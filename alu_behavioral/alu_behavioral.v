==> flow/design.v <==
module alu_behavioral(
    input wire [7:0] A,
    input wire [7:0] B,
    input wire [3:0] s,
    input wire clk,
    output reg [7:0] alu_out
);
always @(posedge clk) begin
    case (s)
        4'b0000: alu_out <= A + B;   
        4'b0001: alu_out <= A - B;   
        4'b0011: alu_out <= ~B + 1;   
        4'b1000: alu_out <= A & B;   
        4'b1001: alu_out <= A ^ B;   
        4'b1010: alu_out <= A | B;   
        4'b1011: alu_out <= ~B;      
        4'b1100: alu_out <= {A[0], A[7:1]};   
        4'b1101: alu_out <= {A[6:0], A[7]};    
        4'b1110: alu_out <= A >> 1;   
        4'b1111: alu_out <= A << 1;   
    endcase
end
endmodule
# == Tool chain data of alu_behavioral ==
# What the tools print for alu_behavioral, step after step.
# Line numbers count from 1 in the design file above.
# Operators: Yosys type, input widths -> output width; for muxes data width and select width s.
# Cell names lack the library's common part.
# A cell with - has no value.
# setup
design,alu_behavioral
clk_port,clk
lib,sky130hd
lib_corner,tt_025C_1v80

# == Word-level counts ==
# Yosys after proc, flatten, opt, wreduce and memory -nomap, before mapping. Memory bits, and registers merged into a memory's read port (data or address), are not among the register bits. Print and check cells are not counted.
# word_totals
regBits,8
out_inout_bits,8
clocked_rd_ports_x_width,0
latchBits,0
input_bits,21
n_memories,0
word_cells,22
ram_bits,0
romBits,0
# op_classes
n_reduce_logical,2
eq_ne,10
n_cmp,0
add_sub_neg,3
logic,5
div,0
multipliers,0
mux,1
n_shift,0
# op_table
operator,n
$pmux 8 s11,1
$eq 4x4->1 const B,8
$not 8->8,2
$reduce_bool 11->1,1
$add 8x1->8 const B,1
$add 8x8->8,1
$sub 8x8->8,1
$and 8x8->8,1
$or 8x8->8,1
$xor 8x8->8,1
$eq 4x1->1 const B,1
$eq 4x2->1 const B,1
$logic_not 4->1,1

# == Depth ==
# Depth = most cells in a row (Yosys ltp): at word level without a register or memory, in the mapped netlist without a sequential cell, where the memories' decode and read muxes count.
# depth
depth_word,3
ABC_AREA,0
mapped_depth,12
mapped_depth_nobuf,12

# == Mapped cells and area ==
# The flow's flattened synthesis, as Yosys stat reports it; memories are mapped. The netlist is that of the ABC_AREA named above (0 if unset); the other value can give another one.
# The area totals of this step are shown rounded.
# types
cell,n,type_area_um2
ha_1,24,300.288
edfxtp_1,8,240.23
o21ai_0,23,115.11
xnor2_1,12,105.101
nand2_1,22,82.579
inv_1,21,78.826
mux2i_1,7,70.067
nor2_1,13,48.797
a21oi_1,9,45.043
o211ai_1,5,37.536
nor2b_1,5,31.28
a21o_1,3,22.522
clkbuf_1,6,22.522
mux2_2,2,22.522
o21a_1,3,22.522
o31ai_1,3,22.522
buf_2,4,20.019
fa_1,1,20.019
# Not listed: further types 34, cells in them 43.
# synth_totals
cell_count,214
ffs,8
synth_area_um2,1650
buf_cells,12
sequential_area_um2,240

# == Worst setup path after synthesis ==
# OpenSTA on the mapped netlist: ideal clock, no wires. The path of least setup slack (recovery checks aside). Input and output delay are each 20% of the period. Register names are those of the netlist, which keeps one name where synthesis merged equal registers.
# synth_path
kind,in2reg
from,in s[2]
to,reg alu_out[5]
input_delay_ns,0.648
arrival_ns,2.733
launch_ns,0.648
setup_ns,0.264
path_stages,9
t_required_ns,2.976
clock_period_ns,3.24
slack_ns,0.243
n_path_buf,1
path_delay_ns,2.349
synth_period_reached_ns,2.997
# "path_delay_ns" is the arrival time less input delay plus setup time.
# "path_stages": output pins that drive a net of the path, with the launching flip-flop's if there is one; two outputs of one cell count as two.
# "synth_period_reached_ns" is the clock period less the worst setup slack; recovery checks do not enter. This is arithmetic on one report: input and output delays are still those of the set period (20% each).
# The rows between start and end are the longest chain of elaborated cells between them; the timing report does not say that the signal goes this way. Where chains are equally long, one stands for them.
# Each line given opens the expression or statement behind the cell; cells for indexed reads and writes are added by Yosys, which also makes memories of some case tables.
# A register here has more assigning lines than the two given.
# Ways into the end's enable are left out, as the timed path ends at the data pin.
# synth_via
path_cell_list,buf_4 nor4b_2 mux2i_1 ha_1 nor2b_1 o31a_1 nand3_1 o21ai_1 o41a_1
elab_chain_cells,2
cone_cells,12
cone_lines,1
cone_classes,10 x eq/ne; 1 x mux; 1 x reduce/logical
# synth_rtl
element,line_no,rtl
from (decl),4,"input wire [3:0] s,"
$eq 4x4->1,9,case (s)
$pmux 8 s11,9,
to (assign),10,4'b0000: alu_out <= A + B;
to (assign),11,4'b0001: alu_out <= A - B;
to (decl),6,output reg [7:0] alu_out

# == Worst path after layout ==
# From the final timing report of stored run 1: the path of least setup slack in the routed layout; clock arrival at registers is part of the times.
# layout_path
kind,in2reg
from,in B[1]
to,reg alu_out[6]
path_stages,12
t_required_ns,3.56
slack_ns,0.22
launch_ns,0.69
input_delay_ns,0.69
arrival_ns,3.34
setup_ns,0.14
n_path_buf,1
clock_period_ns,3.47
# The rows between start and end are the longest chain of elaborated cells between them; the timing report does not say that the signal goes this way. Where chains are equally long, one stands for them.
# A register here has more assigning lines than the two given.
# layout_via
path_cell_list,clkdlybuf4s50_1 inv_1 ha_1 or3b_4 nor2b_1 xnor2_1 ha_1 o21a_1 a211oi_1 nor2_1 a221o_1 o21ai_2
elab_chain_cells,3
cone_cells,5
cone_lines,4
cone_classes,3 x add/sub; 1 x mux; 1 x logic
# layout_rtl
element,line_no,rtl
from (decl),3,"input wire [7:0] B,"
$not 8->8,12,4'b0011: alu_out <= ~B + 1;
$add 8x1->8,12,
$pmux 8 s11,9,case (s)
to (assign),10,4'b0000: alu_out <= A + B;
to (assign),11,4'b0001: alu_out <= A - B;
to (decl),6,output reg [7:0] alu_out

# Top module alu_behavioral; platform sky130hd; tools Yosys and OpenROAD; 2 stored runs in no particular order. Input and output delays are each 20% of the period that was set; the output load is 0.01 pF.
# By "achievedPeriod_ns" is meant the clock period of the run minus its worst setup slack. This is arithmetic on one report: input and output delays are still those of the set period (20% each).
# By "worstPathTime_ns" is meant the share of the clock period that the worst setup path is allowed (20% is reserved at inputs, 20% at outputs), minus its slack. Clock arrival times at its registers enter into it.
# "totalPower_mw" rests on the timing tool's default activity at the inputs, not on a simulated workload.
# Results are given in rounded form.
# Among the settings, n/a means not set for that run.
name,stored run 1,stored run 2
period_ns,3.47,3.78
CORE_UTILIZATION,30,17
CAP_MARGIN,20,20
CORE_MARGIN,2,2
SLEW_MARGIN,20,25
SETUP_SLACK_MARGIN,n/a,0.72
PLACE_DENSITY,n/a,0.87
CORE_ASPECT_RATIO,n/a,1.02
CELL_PAD_IN_SITES_GLOBAL_PLACEMENT,n/a,2
TNS_END_PERCENT,n/a,35
GPL_TIMING_DRIVEN,n/a,1
GPL_ROUTABILITY_DRIVEN,n/a,1
CTS_CLUSTER_SIZE,n/a,80
CTS_CLUSTER_DIAMETER,n/a,346
MIN_ROUTING_LAYER,n/a,met2
fin_hold_ws_ns,1.39,1.10
achievedPeriod_ns,3.252,2.960
die_area_um2,6120,10500
final_stdcell_area_um2,2180,2380
worstPathTime_ns,2.56,2.20
worst_path_kind,in2reg,in2reg
tns_ns,0.000,0.000
fin_util_pct,40.3,25.0
totalPower_mw,0.546,0.534
worstSetupSlack_ns,0.218,0.820
ys_area_um2,1650,1650
